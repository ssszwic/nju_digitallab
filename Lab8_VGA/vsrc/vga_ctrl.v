==> flow/design.v <==
module vga_ctrl(
    input                           sys_clk         ,
    input                           sys_rst_n       ,
    input               [23:0]      vga_data        ,
    output  reg         [9:0]       h_addr          ,
    output  reg         [9:0]       v_addr          ,
    output  reg                     hsync           ,
    output  reg                     vsync           ,
    output  reg                     valid           ,
    output  reg         [7:0]       vga_r           ,
    output  reg         [7:0]       vga_g           ,
    output  reg         [7:0]       vga_b           
);
localparam      H_FRONTPORCH    =   96  ,
                H_ACTIVE        =   144 ,
                H_BACKPORCH     =   784 ,
                H_TOTAL         =   800 ;
localparam      V_FRONTPORCH    =   2   ,
                V_ACTIVE        =   35  ,
                V_BACKPORCH     =   515 ,
                V_TOTAL         =   525 ;
reg         [9:0]   h_cnt       ;
reg         [9:0]   v_cnt       ;
always@(posedge sys_clk or negedge sys_rst_n) begin
    if(~sys_rst_n) begin
        h_cnt   <=  10'b0; 
    end
    else if(h_cnt == H_TOTAL - 1) begin
        h_cnt   <=  10'd0;   
    end
    else begin
        h_cnt   <=  h_cnt + 1; 
    end
end
always@(posedge sys_clk or negedge sys_rst_n) begin
    if(~sys_rst_n) begin
        v_cnt   <=  10'b0; 
    end
    else if(h_cnt == H_TOTAL - 1) begin
        if(v_cnt == V_TOTAL - 1) begin
            v_cnt   <=  10'd0;
        end
        else begin
            v_cnt   <=  v_cnt + 1; 
        end
    end
    else begin
        v_cnt   <=  v_cnt; 
    end 
end
always@(posedge sys_clk or negedge sys_rst_n) begin
    if(~sys_rst_n) begin
        h_addr  <=  10'b0;
    end
    else if((h_cnt > H_ACTIVE - 3) && (h_cnt < H_BACKPORCH - 2)) begin
        h_addr  <=  h_cnt - (H_ACTIVE - 2); 
    end
    else begin
        h_addr  <=  10'd0; 
    end
end
always@(posedge sys_clk or negedge sys_rst_n) begin
    if(~sys_rst_n) begin
        v_addr  <=  10'b0;
    end
    else if((v_cnt > V_ACTIVE - 3) && (v_cnt < V_BACKPORCH - 2)) begin
        v_addr  <=  v_cnt - (V_ACTIVE - 2); 
    end
    else begin
        v_addr  <=  10'd0; 
    end
end
always@(posedge sys_clk or negedge sys_rst_n) begin
    if(~sys_rst_n) begin
        hsync   <=  1'b1;
        vsync   <=  1'b1;
    end
    else begin
        if(h_cnt < (H_FRONTPORCH - 1)) begin
            hsync   <=  1'b0; 
        end
        else begin
            hsync   <=  1'b1; 
        end
        if(v_cnt < (V_FRONTPORCH - 1)) begin
            vsync   <=  1'b0; 
        end
        else begin
            vsync   <=  1'b1; 
        end
    end
end
always@(posedge sys_clk or negedge sys_rst_n) begin
    if(~sys_rst_n) begin
        valid   <=  1'b0;
    end
    else if(h_cnt > (H_ACTIVE - 2) && h_cnt < (H_BACKPORCH - 1)
            && v_cnt > (V_ACTIVE - 2) && v_cnt < (V_BACKPORCH - 1)) begin
        valid   <=  1'b1; 
    end
    else begin
        valid   <=  1'b0; 
    end
end
always@(posedge sys_clk or negedge sys_rst_n) begin
    if(~sys_rst_n) begin
        {vga_r, vga_g, vga_b}   <=  24'b0;
    end
    else begin
        {vga_r, vga_g, vga_b}   <=  vga_data;
    end
end
endmodule
# == Step by step through the tools: vga_ctrl ==
# Tool output for the design above, in the order of the flow.
# Line numbers count from 1 in the design file above.
# Operators: Yosys type, input widths -> output width; for muxes data width and select width s.
# Library cell names are shortened.
# The mark n/a stands for no value.
# setup
top,vga_ctrl
clock_port,sys_clk
library,sky130hd
pvt_corner,tt_025C_1v80

# == Word-level counts ==
# Source: Yosys, flattened and elaborated, memories not mapped. Widths are those after wreduce; folded enables and synchronous resets count as part of the registers. Registers that Yosys merges into a memory's read port (data or address) are not register bits. Print and check cells do not count. Equal cells are merged and count once.
# word_totals
mem_bits_rw,0
rom_bits,0
clocked_rd_ports_x_width,0
ff_bits,67
output_inout_bits,47
n_memories,0
in_bits,26
latchBits,0
wordCells,38
# op_classes
addsub,4
multipliers,0
equal,2
muxes,7
cmp,10
shifts,0
n_div,0
logic,0
reduce_and_logical,5
# op_table
op,n
$lt 10x10->1 const B,4
$mux 10,4
$add 10x1->10 const B,2
$eq 10x10->1 const B,2
$gt 10x6->1 const B,2
$gt 10x8->1 const B,2
$lt 10x1->1 const B,1
$sub 10x6->10 const B,1
$lt 10x7->1 const B,1
$sub 10x8->10 const B,1
$logic_and 1x1->1,5
$mux 1,3

# == Longest topological paths ==
# Longest topological path by Yosys (ltp), each cell counted once; first at word level (registers and memories cut), then after technology mapping (sequential cells cut; the memories' decode and read muxes count).
# logic_depth
depth_word,5
abc_area,0
mapped_depth,7
ltp_nobuf,6

# == Netlist ==
# Yosys stat after the flow's synthesis: flattened, memories mapped to cells. It holds for the ABC_AREA given above (unset counts as 0); a run with the other value may have another netlist.
# Totals and module areas in this step are rounded.
# by_type
cell,n
dfrtp_1,65
xnor2_1,13
nor2_1,29
ha_1,7
nand2_1,17
dfstp_2,2
nand3_1,10
nor3_1,9
xor2_1,5
inv_1,11
a21oi_1,7
mux2_2,3
clkbuf_1,8
o21ai_0,6
a2bb2oi_1,3
buf_2,5
or3_1,4
a32o_1,2
# Not listed: further types 29, cells in them 36.
# mapped
mapped_area_um2,2800
buf_cells,14
mapped_cells,242
sequential_area_um2,1700
ff_cells,67

# == Worst setup path after synthesis ==
# Path of least setup slack by OpenSTA after synthesis, without wires, with an ideal clock, recovery checks aside; 20% of the period is set as input and as output delay. Where synthesis merged equal registers, the netlist keeps one of their names.
# synth_timing
path_kind,register -> register
from,reg v_cnt[0]
to,reg v_addr[5]
setup_ns,0.133
driving_pins,8
clock_period_ns,4.59
path_delay_ns,2.071
n_path_buf,1
t_first_pin_ns,0.000
slack_ns,2.519
t_arrival_ns,1.938
synth_period_reached_ns,2.071
# "path_delay_ns" = arrival - input delay + setup time.
# "driving_pins": output pins that drive a net of the path, with the launching flip-flop's if there is one; two outputs of one cell count as two.
# "synth_period_reached_ns" = period - worst setup slack (recovery checks aside). The figure is calculated, with input and output delays left at 20% of the set period.
# The rows between start and end are the longest chain of elaborated cells between them; the timing report does not say that the signal goes this way. Where chains are equally long, one stands for them.
# Each line given opens the expression or statement behind the cell; cells for indexed reads and writes are added by Yosys, which also makes memories of some case tables.
# At most two assigning lines are given for a register; there are more.
# synth_between
cell_sequence,dfrtp_1 > clkbuf_1 > inv_1 > ha_1 > or4b_1 > a21oi_1 > a2bb2oi_2 > nor3_1
elab_chain_cells,3
cone_cells,5
cone_lines,2
classes_between,add/sub (1); compare (2); mux (1); reduce/logical (1)
# synth_lines
element,line_no,source
"start, declared",23,reg         [9:0]   v_cnt       ;
"start, assigned",44,v_cnt   <=  v_cnt + 1;
"start, assigned",48,v_cnt   <=  v_cnt;
$gt 10x6->1,66,else if((v_cnt > V_ACTIVE - 3) && (v_cnt < V_BACKPORCH - 2)) begin
$logic_and 1x1->1,66,
$mux 10,66,
"end, assigned",64,v_addr  <=  10'b0;
"end, assigned",67,v_addr  <=  v_cnt - (V_ACTIVE - 2);
"end, declared",6,"output  reg         [9:0]       v_addr          ,"

# == Worst path after layout ==
# From the final timing report of record 2: the path of least setup slack in the routed layout; clock arrival at registers is part of the times.
# layout_timing
path_kind,register -> register
from,reg h_cnt[1]
to,reg v_cnt[6]
t_arrival_ns,2.23
n_path_buf,0
t_first_pin_ns,0.33
driving_pins,6
clock_period_ns,2.32
slack_ns,0.34
setup_ns,0.07
# The rows between start and end are the longest chain of elaborated cells between them; the timing report does not say that the signal goes this way. Where chains are equally long, one stands for them.
# At most two assigning lines are given for a register; there are more.
# layout_between
cell_sequence,dfrtp_1 > ha_1 > nand4_1 > or3_1 > nor3_2 > xor2_1
elab_chain_cells,1
cone_cells,1
classes_between,eq/ne (1)
# layout_lines
element,line_no,source
"start, declared",22,reg         [9:0]   h_cnt       ;
"start, assigned",26,h_cnt   <=  10'b0;
"start, assigned",32,h_cnt   <=  h_cnt + 1;
$eq 10x10->1,39,else if(h_cnt == H_TOTAL - 1) begin
"end, assigned",44,v_cnt   <=  v_cnt + 1;
"end, assigned",48,v_cnt   <=  v_cnt;
"end, declared",23,reg         [9:0]   v_cnt       ;

# Flow measurements of vga_ctrl on sky130hd: 2 stored runs with different settings, listed in no order. Input and output delays are each 20% of the period that was set; the output load is 0.01 pF.
# "achieved_clock_period_ns" is the run's clock period less its worst setup slack. It is reckoned from that one timing run; input and output delays stay at 20% of the period that was set.
# By "worst_path_ns" is meant the share of the clock period that the worst setup path is allowed (20% is reserved at inputs, 20% at outputs), minus its slack. Clock arrival times at its registers enter into it.
# "final_power_mw" rests on the timing tool's default activity at the inputs, not on a simulated workload.
# The measured numbers are rounded.
# A setting shown as n/a is not set for that run.
# Among the results, n/a means that no value is shown for the run.
setting or result,record 1,record 2
period_ns,3.37,2.32
CORE_UTILIZATION,51,40
PLACE_DENSITY_LB_ADDON,0.27,n/a
HOLD_SLACK_MARGIN,0.12,n/a
CORE_ASPECT_RATIO,0.59,n/a
CELL_PAD_IN_SITES_DETAIL_PLACEMENT,2,n/a
TNS_END_PERCENT,70,n/a
CTS_CLUSTER_SIZE,18,n/a
CAP_MARGIN,5,20
MIN_ROUTING_LAYER,met2,n/a
MAX_ROUTING_LAYER,met4,n/a
CORE_MARGIN,2,2
SLEW_MARGIN,20,20
SETUP_SLACK_MARGIN,n/a,0.26
finalUtil_pct,n/a,57
finish.stdcell_area_um2,n/a,3800
final_power_mw,n/a,2.4
timing.setup.tns_ns,n/a,0.000
yosys.chip_area_um2,n/a,2800
worst_path_ns,n/a,1.98
worst_setup_path_type,n/a,register -> register
dieArea_um2,n/a,7600
achieved_clock_period_ns,n/a,1.979
setup_worst_slack_ns,n/a,0.34
# Record 1: not finished: placement ended with error DPL-0033
